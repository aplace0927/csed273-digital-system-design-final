==> flow/design.v <==
`timescale 1ns / 1ps
module CORDIC_FPGA (input clk, input [15:0] sw, output [3:0] ssSel,
					input btnCenter, input btnBottom, input btnLeft, input btnRight, input btnTop,
					output [7:0] ssDisp, output reg [15:0] led);
	reg [31:0] counter;
	reg [15:0] gbuf;
	wire [3:0] res;
	wire [255:0] FixedTrigVct;	 
	wire [31:0] intTrig [0:7];
	reg [3:0] StepState;
	wire c_out;
	reg blinker;
	initial begin
		StepState <= 0;
		counter <= 0;
		gbuf <= 16'b1111111111111111;
	end
	CORDIC Cordic(
    	.rad({1'b0, sw, 15'b0}),							 
    	.InitVectX(32'b01000000000000000000000000000000),	 
    	.InitVectY(32'b00000000000000000000000000000000),
    	.trig(FixedTrigVct)									 
	);
	Fixed32_APRX_4DIG INTMAKE_7(.ifpA({18'b0, FixedTrigVct[30+224:17+224]}), .ofpR(intTrig[7]));
	Fixed32_APRX_4DIG INTMAKE_6(.ifpA({18'b0, FixedTrigVct[30+192:17+192]}), .ofpR(intTrig[6]));
	Fixed32_APRX_4DIG INTMAKE_5(.ifpA({18'b0, FixedTrigVct[30+160:17+160]}), .ofpR(intTrig[5]));
	Fixed32_APRX_4DIG INTMAKE_4(.ifpA({18'b0, FixedTrigVct[30+128:17+128]}), .ofpR(intTrig[4]));
	Fixed32_APRX_4DIG INTMAKE_3(.ifpA({18'b0, FixedTrigVct[30+ 96:17+ 96]}), .ofpR(intTrig[3]));
	Fixed32_APRX_4DIG INTMAKE_2(.ifpA({18'b0, FixedTrigVct[30+ 64:17+ 64]}), .ofpR(intTrig[2]));
	Fixed32_APRX_4DIG INTMAKE_1(.ifpA({18'b0, FixedTrigVct[30+ 32:17+ 32]}), .ofpR(intTrig[1]));
	Fixed32_APRX_4DIG INTMAKE_0(.ifpA({18'b0, FixedTrigVct[30+  0:17+  0]}), .ofpR(intTrig[0]));
	led_renderer Renderer(
    	.graphics(gbuf),
    	.clk(clk),
    	.segSel(ssSel),
    	.seg(ssDisp)
	);
	always @(posedge clk) begin
		if(btnTop & StepState == 0) begin		 
			StepState <= 1;
		end
		if(btnRight & StepState == 1) begin
			StepState <= 2;
		end
		if(btnBottom & StepState == 2) begin
			StepState <= 3;
		end
		if(btnLeft & StepState == 3) begin
			StepState <= 4;
		end
		if(btnTop & StepState == 4) begin
			StepState <= 5;
		end
		if(btnRight & StepState == 5) begin
			StepState <= 6;
		end
		if(btnBottom & StepState == 6) begin
			StepState <= 7;
		end
		if(btnLeft & StepState == 7) begin
			StepState <= 0;
		end
		if(btnCenter & StepState == 7) begin	 
			StepState <= 0;
		end
		if(btnCenter & StepState != 7) begin	 
			StepState <= 7;
		end
	end
	always @(posedge clk) begin
		case (StepState)
		4'b0000: begin
			led = 16'h8000 | (intTrig[0] >= 10000);
			gbuf[3:0] <= (intTrig[0] / 1000) % 10;
			gbuf[7:4] <= (intTrig[0] / 100) % 10;
			gbuf[11:8] <= (intTrig[0] / 10) % 10;
			gbuf[15:12] <= intTrig[0] % 10;
		end
		4'b0001: begin
			led = 16'h4000 | (intTrig[1] >= 10000);
			gbuf[3:0] <= (intTrig[1] / 1000) % 10;
			gbuf[7:4] <= (intTrig[1] / 100) % 10;
			gbuf[11:8] <= (intTrig[1] / 10) % 10;
			gbuf[15:12] <= intTrig[1] % 10;
		end
		4'b0010: begin
			led = 16'h2000 | (intTrig[2] >= 10000);
			gbuf[3:0] <= (intTrig[2] / 1000) % 10;
			gbuf[7:4] <= (intTrig[2] / 100) % 10;
			gbuf[11:8] <= (intTrig[2] / 10) % 10;
			gbuf[15:12] <= intTrig[2] % 10;
		end
		4'b0011: begin
			led = 16'h1000 | (intTrig[3] >= 10000);
			gbuf[3:0] <= (intTrig[3] / 1000) % 10;
			gbuf[7:4] <= (intTrig[3] / 100) % 10;
			gbuf[11:8] <= (intTrig[3] / 10) % 10;
			gbuf[15:12] <= intTrig[3] % 10;
		end
		4'b0100: begin
			led = 16'h0800 | (intTrig[4] >= 10000);
			gbuf[3:0] <= (intTrig[4] / 1000) % 10;
			gbuf[7:4] <= (intTrig[4] / 100) % 10;
			gbuf[11:8] <= (intTrig[4] / 10) % 10;
			gbuf[15:12] <= intTrig[4] % 10;
		end
		4'b0101: begin
			led = 16'h0400 | (intTrig[5] >= 10000);
			gbuf[3:0] <= (intTrig[5] / 1000) % 10;
			gbuf[7:4] <= (intTrig[5] / 100) % 10;
			gbuf[11:8] <= (intTrig[5] / 10) % 10;
			gbuf[15:12] <= intTrig[5] % 10;
		end
		4'b0110: begin
			led = 16'h0200 | (intTrig[6] >= 10000);
			gbuf[3:0] <= (intTrig[6] / 1000) % 10;
			gbuf[7:4] <= (intTrig[6] / 100) % 10;
			gbuf[11:8] <= (intTrig[6] / 10) % 10;
			gbuf[15:12] <= intTrig[6] % 10;
		end
		4'b0111: begin
			led = 16'h0100 | (intTrig[7] >= 10000);
			gbuf[3:0] <= (intTrig[7] / 1000) % 10;
			gbuf[7:4] <= (intTrig[7] / 100) % 10;
			gbuf[11:8] <= (intTrig[7] / 10) % 10;
			gbuf[15:12] <= intTrig[7] % 10;
		end
		endcase
	end
endmodule
module led_renderer	(input [15:0] graphics, input clk, output reg [3:0] segSel, output reg [7:0] seg);
	integer counter;
	wire [7:0] res0, res1, res2, res3;
  	initial begin
    	counter <= 0;
    	segSel <= 14;
    	seg <= 8'b11111111;
  	end
  	bcd_to_7seg pos0 (.bcd(graphics[3:0]), .seg(res0));
	bcd_to_7seg pos1 (.bcd(graphics[7:4]), .seg(res1));
  	bcd_to_7seg pos2 (.bcd(graphics[11:8]), .seg(res2));
  	bcd_to_7seg pos3 (.bcd(graphics[15:12]), .seg(res3));
  	always @(posedge clk) begin
    	counter <= counter + 1;
    	if (counter == 100000) begin
      	counter <= 0;
		case (segSel)
			14: begin
				segSel <= 13;
				seg <= res1;
			end
			13: begin
				segSel <= 11;
				seg <= res2;
			end
			11: begin
				segSel <= 7;
				seg <= res3;
			end
			7: begin
				segSel <= 14;
				seg <= res0;
			end
		endcase
		end
	end
endmodule
module bcd_to_7seg (input [3:0] bcd, output reg [7:0] seg);
	always @(*) begin
    case (bcd)
		4'b0000: seg = 8'b11000000;   
		4'b0001: seg = 8'b11111001;   
		4'b0010: seg = 8'b10100100;   
		4'b0011: seg = 8'b10110000;   
		4'b0100: seg = 8'b10011001;   
		4'b0101: seg = 8'b10010010;   
		4'b0110: seg = 8'b10000010;   
		4'b0111: seg = 8'b11111000;   
		4'b1000: seg = 8'b10000000;   
		4'b1001: seg = 8'b10010000;   
		default: seg = 8'b11111111;
    endcase
  	end
endmodule
Step by step through the tools: led_renderer
What the tools print for led_renderer, step after step.
Lines are those of the file above, counted from 1.
Cell names lack the library's common part.
The mark - stands for no value.
Set-up
  top: led_renderer
  clock input: clk
  standard-cell library: sky130hd
  timing corner: tt_025C_1v80

Elaborated design
Yosys after proc, flatten, opt, wreduce and memory -nomap, before mapping. Memory bits, and registers merged into a memory's read port (data or address), are not among the register bits. Print and check cells are not counted. Equal cells are merged and count once.
Memory sizes are those after Yosys's memory passes, which may raise the word count (mostly to a power of two), join words into wider ones and drop unused or constant bits.
Word-level totals
  word-level cells: 17
  flip-flop bits (word level): 44
  ROM bits: 448
  memories: 4
  input bits: 17
  output and inout port bits: 12
Cells by class
  $add $sub $neg: 1
  muxes and demuxes: 2
  equality and inequality tests: 5
  reductions and logical operators: 2
Memories
  (no name shown): depth 16, width 7, rd ports 1, wr ports 0, line 170  | case (bcd)
  (no name shown): depth 16, width 7, rd ports 1, wr ports 0, line 170
  (no name shown): depth 16, width 7, rd ports 1, wr ports 0, line 170
  (no name shown): depth 16, width 7, rd ports 1, wr ports 0, line 170
Operators by type and width (count)
  32-bit by 18-bit == test with 1-bit output with constant B: 1
  32-bit by 2-bit adder with 32-bit output with constant B: 1
  8-bit parallel mux with 4-bit select: 1
  4-bit parallel mux with 4-bit select: 1
  4-bit == test with constant B: 3
  4-bit by 3-bit == test with 1-bit output with constant B: 1
  4-bit nonzero test: 1
  2-bit AND reduction: 1

Depth
Yosys ltp: most cells in a row. Word level: on the elaborated netlist, between registers, memories and ports. Mapped: between sequential cells and ports; inverters and the memories' decode and read muxes count.
Logic depth
  depth after elaboration: 3
  ABC_AREA: 1
  depth in mapped cells: 9
  depth with buffers taken out: 9

Synthesis result
The flow's flattened synthesis, as Yosys stat reports it; memories are mapped. The netlist is that of the ABC_AREA named above (0 if unset); the other value can give another one.
Cell types
  nand2_1: count 196, area in all 735.706 um2
  dfxtp_1: count 32, area in all 640.614 um2
  nor2_1: count 91, area in all 341.578 um2
  edfxtp_1: count 11, area in all 330.317 um2
  ha_1: count 25, area in all 312.8 um2
  inv_1: count 54, area in all 202.694 um2
  nand3b_1: count 15, area in all 112.608 um2
  o21ai_0: count 19, area in all 95.091 um2
  nor2_2: count 11, area in all 68.816 um2
  nand3_1: count 12, area in all 60.058 um2
  nand4_1: count 9, area in all 56.304 um2
  a21oi_1: count 11, area in all 55.053 um2
  xor2_1: count 5, area in all 43.792 um2
  nor2_4: count 3, area in all 33.782 um2
  xnor2_1: count 3, area in all 26.275 um2
  nand3_2: count 2, area in all 20.019 um2
  nand2_2: count 3, area in all 18.768 um2
  nor3_1: count 3, area in all 15.014 um2
Other cell types: 4; their cells: 5.
Synthesis totals
  cell count: 510
  buffers: 2
  cell area after synthesis: 3193.1 um2
  sequential part of the area: 970.9 um2
  mapped flip-flops: 43

Path before layout
Source: OpenSTA report_checks on the synthesized netlist (no wires, ideal clock, input and output delay 20% of the period each), path of least setup slack; recovery checks are left aside. Register names are those of the netlist, which keeps one name where synthesis merged equal registers.
Timing path post-synthesis
  kind: reg-to-reg
  from: reg counter[0]
  to: reg segSel[0]
  driving pins on the path: 9
  time at the first pin: 0 ps
  setup slack: 1101 ps
  period: 2910 ps
  library setup time: 378 ps
  data required time: 2532 ps
  arrival time: 1430 ps
  path delay: 1808 ps
  buffers on the path: 0
  synthesis period reached: 1809 ps
"path delay" is the arrival time less input delay plus setup time.
"driving pins on the path": output pins that drive a net of the path, with the launching flip-flop's if there is one; two outputs of one cell count as two.
"synthesis period reached" = period - worst setup slack (recovery checks aside). The figure is calculated, with input and output delays left at 20% of the set period.
The rows between start and end are the longest chain of elaborated cells between them; the timing report does not say that the signal goes this way. Where chains are equally long, one stands for them.
A line is the first line of the expression or statement that the cell stems from. Yosys adds cells for indexed reads and writes and turns some case tables into memories.
At most two assigning lines are given for a register; there are more.
Between the ends, post-synthesis
  cells stage by stage: dfxtp_1 -> inv_1 -> ha_1 -> inv_1 -> nor3_1 -> nand2_1 -> nor2_1 -> nand2_1 -> nor2_1
  length of the longest elaborated chain: 2
  elaborated cells on any way between the ends: 2
  source lines of those cells: 1
  classes of those cells: eq/ne (1); reduce/logical (1)
Ends and longest elaborated chain, post-synthesis
  start: declaration: line 132  | integer counter;
  start: assignment: line 144  | counter <= counter + 1;
  start: assignment: line 146  | counter <= 0;
  32-bit by 18-bit == test with 1-bit output: line 145  | if (counter == 100000) begin
  2-bit AND reduction
  end: assignment: line 149  | segSel <= 13;
  end: assignment: line 153  | segSel <= 11;
  end: declaration: line 131  | module led_renderer (input [15:0] graphics, input clk, output reg [3:0] segSel, output reg [7:0] seg);

Worst path after layout
From the final timing report of run 1: the path of least setup slack in the routed layout; clock arrival at registers is part of the times.
The report prints the path's times to 10 ps; the period is as set.
Timing path post-layout
  kind: reg-to-reg
  from: reg segSel[1]
  to: reg segSel[2]
  time at the first pin: 290 ps
  data required time: 2760 ps
  buffers on the path: 0
  driving pins on the path: 8
  period: 2840 ps
  setup slack: 670 ps
  arrival time: 2090 ps
  library setup time: 370 ps
The rows between start and end are the longest chain of elaborated cells between them; the timing report does not say that the signal goes this way. Where chains are equally long, one stands for them.
At most two assigning lines are given for a register; there are more.
Only ways into the end's enable, where the timed path ends, are counted here.
Between the ends, post-layout
  cells stage by stage: edfxtp_1 -> inv_1 -> nand4_1 -> inv_1 -> nor2_2 -> inv_1 -> nor2_1 -> nor2_1
  length of the longest elaborated chain: 3
  elaborated cells on any way between the ends: 6
  source lines of those cells: 1
  classes of those cells: eq/ne (4); reduce/logical (2)
Ends and longest elaborated chain, post-layout
  start: declaration: line 131  | module led_renderer (input [15:0] graphics, input clk, output reg [3:0] segSel, output reg [7:0] seg);
  start: assignment: line 149  | segSel <= 13;
  start: assignment: line 153  | segSel <= 11;
  4-bit by 3-bit == test with 1-bit output: line 147  | case (segSel)
  4-bit nonzero test
  2-bit AND reduction
  end: assignment: line 149
  end: assignment: line 153
  end: declaration: line 131

Subject: led_renderer on sky130hd, stored results

Hello all,

led_renderer through Yosys and OpenROAD on sky130hd: 2 stored runs, unordered, with their settings and measured results. The constraints put input and output delay at 20% of the set period each and load the outputs with 0.01 pF.
"period achieved" is the run's clock period less its worst setup slack. It is reckoned from that one timing run; input and output delays stay at 20% of the period that was set.
"time used up by the worst setup path": the worst setup path's part of the clock period (all of it between registers, 20% less for each end at a port) less its slack. A launch clock that arrives late makes it longer, a capture clock that arrives late makes it shorter.
"time used up by the worst setup path" is given in steps of 10 ps.

==> run 1: settings <==
{ "period_ns": 2.84, "CORE_UTILIZATION": 18, "SETUP_SLACK_MARGIN": -0.23, "PLACE_DENSITY_LB_ADDON": 0.25, "CELL_PAD_IN_SITES_DETAIL_PLACEMENT": 2, "TNS_END_PERCENT": 30, "ABC_AREA": 1, "GPL_TIMING_DRIVEN": 1, "SLEW_MARGIN": 0, "MAX_ROUTING_LAYER": "met4", "CAP_MARGIN": 20, "CORE_MARGIN": 2 }
==> run 1: results <==
area inside the die boundary: 18821.1 um2
time used up by the worst setup path: 2170 ps
class of the worst setup path: reg-to-reg
worst-case hold slack: 496 ps
standard-cell area after layout: 3901.2 um2
total negative slack on setup checks: 0 ps
post-layout utilization: 22.6 %
period achieved: 2166 ps
lowest setup slack: 674 ps
cell area after synthesis: 3193.1 um2

==> run 2: settings <==
{ "period_ns": 2.82, "CORE_UTILIZATION": 49, "SETUP_SLACK_MARGIN": 0.81, "PLACE_DENSITY": 0.45, "CORE_ASPECT_RATIO": 1.99, "ABC_AREA": 1, "GPL_ROUTABILITY_DRIVEN": 1, "CTS_CLUSTER_DIAMETER": 186, "CAP_MARGIN": 20, "SLEW_MARGIN": 5, "CORE_MARGIN": 2 }
==> run 2: results <==
worst-case hold slack: 478 ps
cell area after synthesis: 3193.1 um2
area inside the die boundary: 7216.9 um2
time used up by the worst setup path: 1370 ps
class of the worst setup path: input-to-reg
total negative slack on setup checks: 0 ps
standard-cell area after layout: 3732.3 um2
period achieved: 1938 ps
lowest setup slack: 882 ps
post-layout utilization: 59.2 %

Thanks
